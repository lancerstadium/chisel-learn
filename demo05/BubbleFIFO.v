==> flow/design.v <==
module SingleFIFO(
  input        clock,
  input        reset,
  input        io_write_write,
  output       io_write_full,
  input  [7:0] io_write_din,
  input        io_read_read,
  output       io_read_empty,
  output [7:0] io_read_dout
);
  reg  stateReg;  
  reg [7:0] dataReg;  
  wire  _GEN_0 = io_write_write | stateReg;  
  assign io_write_full = stateReg;  
  assign io_read_empty = ~stateReg;  
  assign io_read_dout = dataReg;  
  always @(posedge clock) begin
    if (reset) begin  
      stateReg <= 1'h0;  
    end else if (~stateReg) begin  
      stateReg <= _GEN_0;
    end else if (stateReg) begin  
      if (io_read_read) begin  
        stateReg <= 1'h0;  
      end
    end
    if (reset) begin  
      dataReg <= 8'h0;  
    end else if (~stateReg) begin  
      if (io_write_write) begin  
        dataReg <= io_write_din;  
      end
    end else if (stateReg) begin  
      if (io_read_read) begin  
        dataReg <= 8'h0;  
      end
    end
  end
endmodule
module BubbleFIFO(
  input        clock,
  input        reset,
  input        io_write_write,
  output       io_write_full,
  input  [7:0] io_write_din,
  input        io_read_read,
  output       io_read_empty,
  output [7:0] io_read_dout
);
  wire  SingleFIFO_clock;  
  wire  SingleFIFO_reset;  
  wire  SingleFIFO_io_write_write;  
  wire  SingleFIFO_io_write_full;  
  wire [7:0] SingleFIFO_io_write_din;  
  wire  SingleFIFO_io_read_read;  
  wire  SingleFIFO_io_read_empty;  
  wire [7:0] SingleFIFO_io_read_dout;  
  wire  SingleFIFO_1_clock;  
  wire  SingleFIFO_1_reset;  
  wire  SingleFIFO_1_io_write_write;  
  wire  SingleFIFO_1_io_write_full;  
  wire [7:0] SingleFIFO_1_io_write_din;  
  wire  SingleFIFO_1_io_read_read;  
  wire  SingleFIFO_1_io_read_empty;  
  wire [7:0] SingleFIFO_1_io_read_dout;  
  wire  SingleFIFO_2_clock;  
  wire  SingleFIFO_2_reset;  
  wire  SingleFIFO_2_io_write_write;  
  wire  SingleFIFO_2_io_write_full;  
  wire [7:0] SingleFIFO_2_io_write_din;  
  wire  SingleFIFO_2_io_read_read;  
  wire  SingleFIFO_2_io_read_empty;  
  wire [7:0] SingleFIFO_2_io_read_dout;  
  wire  SingleFIFO_3_clock;  
  wire  SingleFIFO_3_reset;  
  wire  SingleFIFO_3_io_write_write;  
  wire  SingleFIFO_3_io_write_full;  
  wire [7:0] SingleFIFO_3_io_write_din;  
  wire  SingleFIFO_3_io_read_read;  
  wire  SingleFIFO_3_io_read_empty;  
  wire [7:0] SingleFIFO_3_io_read_dout;  
  wire  SingleFIFO_4_clock;  
  wire  SingleFIFO_4_reset;  
  wire  SingleFIFO_4_io_write_write;  
  wire  SingleFIFO_4_io_write_full;  
  wire [7:0] SingleFIFO_4_io_write_din;  
  wire  SingleFIFO_4_io_read_read;  
  wire  SingleFIFO_4_io_read_empty;  
  wire [7:0] SingleFIFO_4_io_read_dout;  
  SingleFIFO SingleFIFO (  
    .clock(SingleFIFO_clock),
    .reset(SingleFIFO_reset),
    .io_write_write(SingleFIFO_io_write_write),
    .io_write_full(SingleFIFO_io_write_full),
    .io_write_din(SingleFIFO_io_write_din),
    .io_read_read(SingleFIFO_io_read_read),
    .io_read_empty(SingleFIFO_io_read_empty),
    .io_read_dout(SingleFIFO_io_read_dout)
  );
  SingleFIFO SingleFIFO_1 (  
    .clock(SingleFIFO_1_clock),
    .reset(SingleFIFO_1_reset),
    .io_write_write(SingleFIFO_1_io_write_write),
    .io_write_full(SingleFIFO_1_io_write_full),
    .io_write_din(SingleFIFO_1_io_write_din),
    .io_read_read(SingleFIFO_1_io_read_read),
    .io_read_empty(SingleFIFO_1_io_read_empty),
    .io_read_dout(SingleFIFO_1_io_read_dout)
  );
  SingleFIFO SingleFIFO_2 (  
    .clock(SingleFIFO_2_clock),
    .reset(SingleFIFO_2_reset),
    .io_write_write(SingleFIFO_2_io_write_write),
    .io_write_full(SingleFIFO_2_io_write_full),
    .io_write_din(SingleFIFO_2_io_write_din),
    .io_read_read(SingleFIFO_2_io_read_read),
    .io_read_empty(SingleFIFO_2_io_read_empty),
    .io_read_dout(SingleFIFO_2_io_read_dout)
  );
  SingleFIFO SingleFIFO_3 (  
    .clock(SingleFIFO_3_clock),
    .reset(SingleFIFO_3_reset),
    .io_write_write(SingleFIFO_3_io_write_write),
    .io_write_full(SingleFIFO_3_io_write_full),
    .io_write_din(SingleFIFO_3_io_write_din),
    .io_read_read(SingleFIFO_3_io_read_read),
    .io_read_empty(SingleFIFO_3_io_read_empty),
    .io_read_dout(SingleFIFO_3_io_read_dout)
  );
  SingleFIFO SingleFIFO_4 (  
    .clock(SingleFIFO_4_clock),
    .reset(SingleFIFO_4_reset),
    .io_write_write(SingleFIFO_4_io_write_write),
    .io_write_full(SingleFIFO_4_io_write_full),
    .io_write_din(SingleFIFO_4_io_write_din),
    .io_read_read(SingleFIFO_4_io_read_read),
    .io_read_empty(SingleFIFO_4_io_read_empty),
    .io_read_dout(SingleFIFO_4_io_read_dout)
  );
  assign io_write_full = SingleFIFO_io_write_full;  
  assign io_read_empty = SingleFIFO_4_io_read_empty;  
  assign io_read_dout = SingleFIFO_4_io_read_dout;  
  assign SingleFIFO_clock = clock;
  assign SingleFIFO_reset = reset;
  assign SingleFIFO_io_write_write = io_write_write;  
  assign SingleFIFO_io_write_din = io_write_din;  
  assign SingleFIFO_io_read_read = ~SingleFIFO_1_io_write_full;  
  assign SingleFIFO_1_clock = clock;
  assign SingleFIFO_1_reset = reset;
  assign SingleFIFO_1_io_write_write = SingleFIFO_io_read_read;  
  assign SingleFIFO_1_io_write_din = SingleFIFO_io_read_dout;  
  assign SingleFIFO_1_io_read_read = ~SingleFIFO_2_io_write_full;  
  assign SingleFIFO_2_clock = clock;
  assign SingleFIFO_2_reset = reset;
  assign SingleFIFO_2_io_write_write = SingleFIFO_1_io_read_read;  
  assign SingleFIFO_2_io_write_din = SingleFIFO_1_io_read_dout;  
  assign SingleFIFO_2_io_read_read = ~SingleFIFO_3_io_write_full;  
  assign SingleFIFO_3_clock = clock;
  assign SingleFIFO_3_reset = reset;
  assign SingleFIFO_3_io_write_write = SingleFIFO_2_io_read_read;  
  assign SingleFIFO_3_io_write_din = SingleFIFO_2_io_read_dout;  
  assign SingleFIFO_3_io_read_read = ~SingleFIFO_4_io_write_full;  
  assign SingleFIFO_4_clock = clock;
  assign SingleFIFO_4_reset = reset;
  assign SingleFIFO_4_io_write_write = SingleFIFO_3_io_read_read;  
  assign SingleFIFO_4_io_write_din = SingleFIFO_3_io_read_dout;  
  assign SingleFIFO_4_io_read_read = io_read_read;  
endmodule
# Reports on BubbleFIFO
# What the tools print for BubbleFIFO, step after step.
# Line numbers count from 1 in the design file above.
# Operators carry their Yosys type and port widths (W data, S select, Z words).
# Library cell names are shortened.
# The mark n/a stands for no value.
dict set report design {
  top {BubbleFIFO}
  clk_port {clock}
  cell_library {sky130hd}
  corner {tt_025C_1v80}
}

# Word-level counts
# Source: Yosys, flattened and elaborated, memories not mapped. Widths are those after wreduce. Registers that Yosys merges into a memory's read port (data or address) are not register bits. Print and check cells do not count. Equal cells are merged and count once.
dict set report op_classes {
  eq_ne 5
  mux 21
  logic 2
  reduce_logical 2
}
# operator n
set op_table {}
lappend op_table {{$mux W8} 11}
lappend op_table {{$ne A2 B2 Y1 const B} 5}
lappend op_table {{$mux W1} 10}
lappend op_table {{$reduce_and A2 Y1} 1}
lappend op_table {{$reduce_bool A2 Y1} 1}
lappend op_table {{$or A1 B1 Y1} 1}
lappend op_table {{$not A1 Y1} 1}
dict set report bits {
  ff_bits 45
  output_inout_bits 10
  wordCells 40
}

# Logic depth
# Longest topological path by Yosys (ltp), each cell counted once; first at word level (registers and memories cut), then after technology mapping (sequential cells cut; the memories' decode and read muxes count).
dict set report depth {
  ltp_word 2
  abc_area 0
  depth_mapped 4
  mapped_depth_nobuf 3
}

# Synthesis result
# Source: synth_stat.txt of the flow (Yosys; design flattened, memories mapped). It holds for the ABC_AREA given above (unset counts as 0); a run with the other value may have another netlist.
dict set report mapped {
  cell_count 191
  mapped_area_mm2 0.0016166
  sequential_area_mm2 0.0009009
  ff_cells 45
}
# type n
set types {}
lappend types {dfxtp_1 45}
lappend types {a21oi_1 44}
lappend types {nand2_1 32}
lappend types {nand3_1 24}
lappend types {nand3b_1 8}
lappend types {nand2b_1 8}
lappend types {buf_2 8}
lappend types {o21ai_1 8}
lappend types {buf_4 2}
lappend types {clkbuf_1 4}
lappend types {clkinv_1 3}
lappend types {nor2_1 3}
lappend types {and2_1 1}
lappend types {nor2b_1 1}
# By module: a second synthesis without flattening, with its own total; a netlist apart from the flattened one above.
dict set report unflattened {
  hier_cells 199
  hier_area_mm2 0.0021045
}
# Rows give one instance, submodules left out.
# mod instances cells area_mm2 mod_seq_area_mm2
set modules {}
lappend modules {SingleFIFO 5 39 0.0004179 0.0001802}
lappend modules {BubbleFIFO 1 4 0.000015 0}

# Timing after synthesis
# Source: OpenSTA report_checks on the synthesized netlist (no wires, ideal clock, input and output delay 20% of the period each), path of least setup slack; recovery checks are left aside. Register names are those of the netlist, which keeps one name where synthesis merged equal registers.
dict set report synth_path {
  kind {register to register}
  from {register SingleFIFO_4.stateReg}
  to {register SingleFIFO_4.dataReg[2]}
  clock_period_ns 1.14
  setup_ns 0.132
  t_first_pin_ns 0.000
  t_arrival_ns 0.851
  required_time_ns 1.008
  slack_ns 0.157
  delay_ns 0.983
  path_stages 5
  path_buffers 1
  synth_period_reached_ns 0.983
}
# "delay_ns" is the arrival time less input delay plus setup time.
# "path_stages": output pins that drive a net of the path, with the launching flip-flop's if there is one; two outputs of one cell count as two.
# "synth_period_reached_ns" = period - worst setup slack (recovery checks aside). The figure is calculated, with input and output delays left at 20% of the set period.
# The rows between start and end are the longest chain of elaborated cells between them; the timing report does not say that the signal goes this way. Where chains are equally long, one stands for them.
# A line is the first line of the expression or statement that the cell stems from. Yosys adds cells for indexed reads and writes and turns some case tables into memories.
# At most two assigning lines are given for a register; there are more.
dict set report synth_between {
  path_cell_list {dfxtp_1 -> buf_2 -> clkinv_1 -> nand2_1 -> a21oi_1}
  elab_chain_len 1
  cone_cells 2
  cone_lines 1
  classes_between {eq/ne: 1; mux: 1}
}
# item line
set synth_lines {}
lappend synth_lines {{from (decl)} 11} ;# reg  stateReg;
lappend synth_lines {{from (assign)} 19} ;# stateReg <= 1'h0;
lappend synth_lines {{from (assign)} 21} ;# stateReg <= _GEN_0;
lappend synth_lines {{$mux W8} 29} ;# end else if (~stateReg) begin
lappend synth_lines {{to (assign)} 28} ;# dataReg <= 8'h0;
lappend synth_lines {{to (assign)} 31} ;# dataReg <= io_write_din;
lappend synth_lines {{to (decl)} 12} ;# reg [7:0] dataReg;
# Nets of the timed path that keep an RTL name, with a line that drives or declares them; the list need not be complete.
# signal line
set synth_nets {}
lappend synth_nets {io_read_empty 15} ;# assign io_read_empty = ~stateReg;

# Worst path after layout
# From the final timing report of run A: the path of least setup slack in the routed layout; clock arrival at registers is part of the times.
dict set report layout_path {
  kind {register to output}
  from {register SingleFIFO_4.stateReg}
  to {output port io_read_empty}
  clock_period_ns 1.04
  output_delay_ns 0.21
  t_first_pin_ns 0.30
  t_arrival_ns 0.80
  required_time_ns 0.83
  slack_ns 0.03
  path_stages 3
  path_buffers 1
}
# The rows between start and end are the longest chain of elaborated cells between them; the timing report does not say that the signal goes this way. Where chains are equally long, one stands for them.
# At most two assigning lines are given for a register; there are more.
dict set report layout_between {
  path_cell_list {dfxtp_2 -> inv_4 -> buf_6}
  elab_chain_len 1
  cone_cells 1
  classes_between {logic: 1}
}
# item line
set layout_lines {}
lappend layout_lines {{from (decl)} 11} ;# reg  stateReg;
lappend layout_lines {{from (assign)} 19} ;# stateReg <= 1'h0;
lappend layout_lines {{from (assign)} 21} ;# stateReg <= _GEN_0;
lappend layout_lines {{$not A1 Y1} 15} ;# assign io_read_empty = ~stateReg;
lappend layout_lines {{to (decl)} 47} ;# output       io_read_empty,

Data sheet: physical implementation of BubbleFIFO

Record of 2 stored runs of the RTL-to-layout flow on BubbleFIFO, platform sky130hd. The runs are unordered. Constraints: input delay and output delay 20% of the set period each, output load 0.01 pF.
"timing.achieved_period_ns": clock period set for the run, less the worst setup slack. It is reckoned from that one timing run; input and output delays stay at 20% of the period that was set.
By "design_power_w" is meant OpenSTA's value without simulated activity: inputs other than the clock are taken to toggle once in ten clock periods, and the tool carries that through the logic.

[flow] run A: files
==> flow/run.sh <==
#!/bin/bash
# the make line also repeats the synthesis and layout settings of config.mk as NAME=value (left out here)
make -C /OpenROAD-flow-scripts/flow DESIGN_CONFIG=/design/flow/config.mk WORK_HOME=/design/flow/orfs CLKGATE_MAP_FILE= finish
==> flow/config.mk <==
export PLATFORM = sky130hd
export DESIGN_NAME = BubbleFIFO
export DESIGN_NICKNAME = BubbleFIFO
export VERILOG_FILES = /design/flow/design.v
export SDC_FILE = /design/flow/constraint.sdc
export NUM_CORES = 4
export LEC_CHECK = 0
export CAP_MARGIN = 20
export CELL_PAD_IN_SITES_DETAIL_PLACEMENT = 1
export CORE_ASPECT_RATIO = 0.89
export CORE_MARGIN = 2
export CORE_UTILIZATION = 23
export GPL_ROUTABILITY_DRIVEN = 0
export GPL_TIMING_DRIVEN = 1
export MAX_ROUTING_LAYER = met5
export MIN_ROUTING_LAYER = met1
export PLACE_DENSITY = 0.92
export SETUP_SLACK_MARGIN = 0.19
export SLEW_MARGIN = 20
==> flow/constraint.sdc <==
create_clock -name core_clock -period 1.04 [get_ports {clock}]
set_input_delay 0.2080 -clock core_clock [delete_from_list [all_inputs] [get_ports {clock}]]
set_output_delay 0.2080 -clock core_clock [all_outputs]
set_load 0.01 [all_outputs]

[flow] run A: metrics
[metrics] yosys.chip_area_mm2 = 0.0016166
[metrics] worst_hold_slack_ns = 0.365
[metrics] finish.utilization_pct = 36.0
[metrics] timing.achieved_period_ns = 1.007
[metrics] timing.setup.ws_ns = 0.033
[metrics] design.die.area_mm2 = 0.0077161
[metrics] finish.stdcell_area_mm2 = 0.0024223
[metrics] timing.setup.tns_ns = 0.000
[metrics] design_power_w = 0.003777

[flow] run B: files
==> flow/run.sh <==
#!/bin/bash
# the make line also repeats the synthesis and layout settings of config.mk as NAME=value (left out here)
make -C /OpenROAD-flow-scripts/flow DESIGN_CONFIG=/design/flow/config.mk WORK_HOME=/design/flow/orfs CLKGATE_MAP_FILE= finish
==> flow/config.mk <==
export PLATFORM = sky130hd
export DESIGN_NAME = BubbleFIFO
export DESIGN_NICKNAME = BubbleFIFO
export VERILOG_FILES = /design/flow/design.v
export SDC_FILE = /design/flow/constraint.sdc
export NUM_CORES = 4
export LEC_CHECK = 0
export CAP_MARGIN = 20
export CORE_MARGIN = 2
export CORE_UTILIZATION = 40
export SLEW_MARGIN = 20
==> flow/constraint.sdc <==
create_clock -name core_clock -period 0.998 [get_ports {clock}]
set_input_delay 0.1996 -clock core_clock [delete_from_list [all_inputs] [get_ports {clock}]]
set_output_delay 0.1996 -clock core_clock [all_outputs]
set_load 0.01 [all_outputs]

[flow] run B: metrics
[metrics] worst_hold_slack_ns = 0.446
[metrics] design_power_w = 0.00328
[metrics] finish.stdcell_area_mm2 = 0.0021195
[metrics] timing.setup.ws_ns = 0.019
[metrics] yosys.chip_area_mm2 = 0.0016166
[metrics] timing.setup.tns_ns = 0.000
[metrics] timing.achieved_period_ns = 0.979
[metrics] finish.utilization_pct = 53.8
[metrics] design.die.area_mm2 = 0.0045657
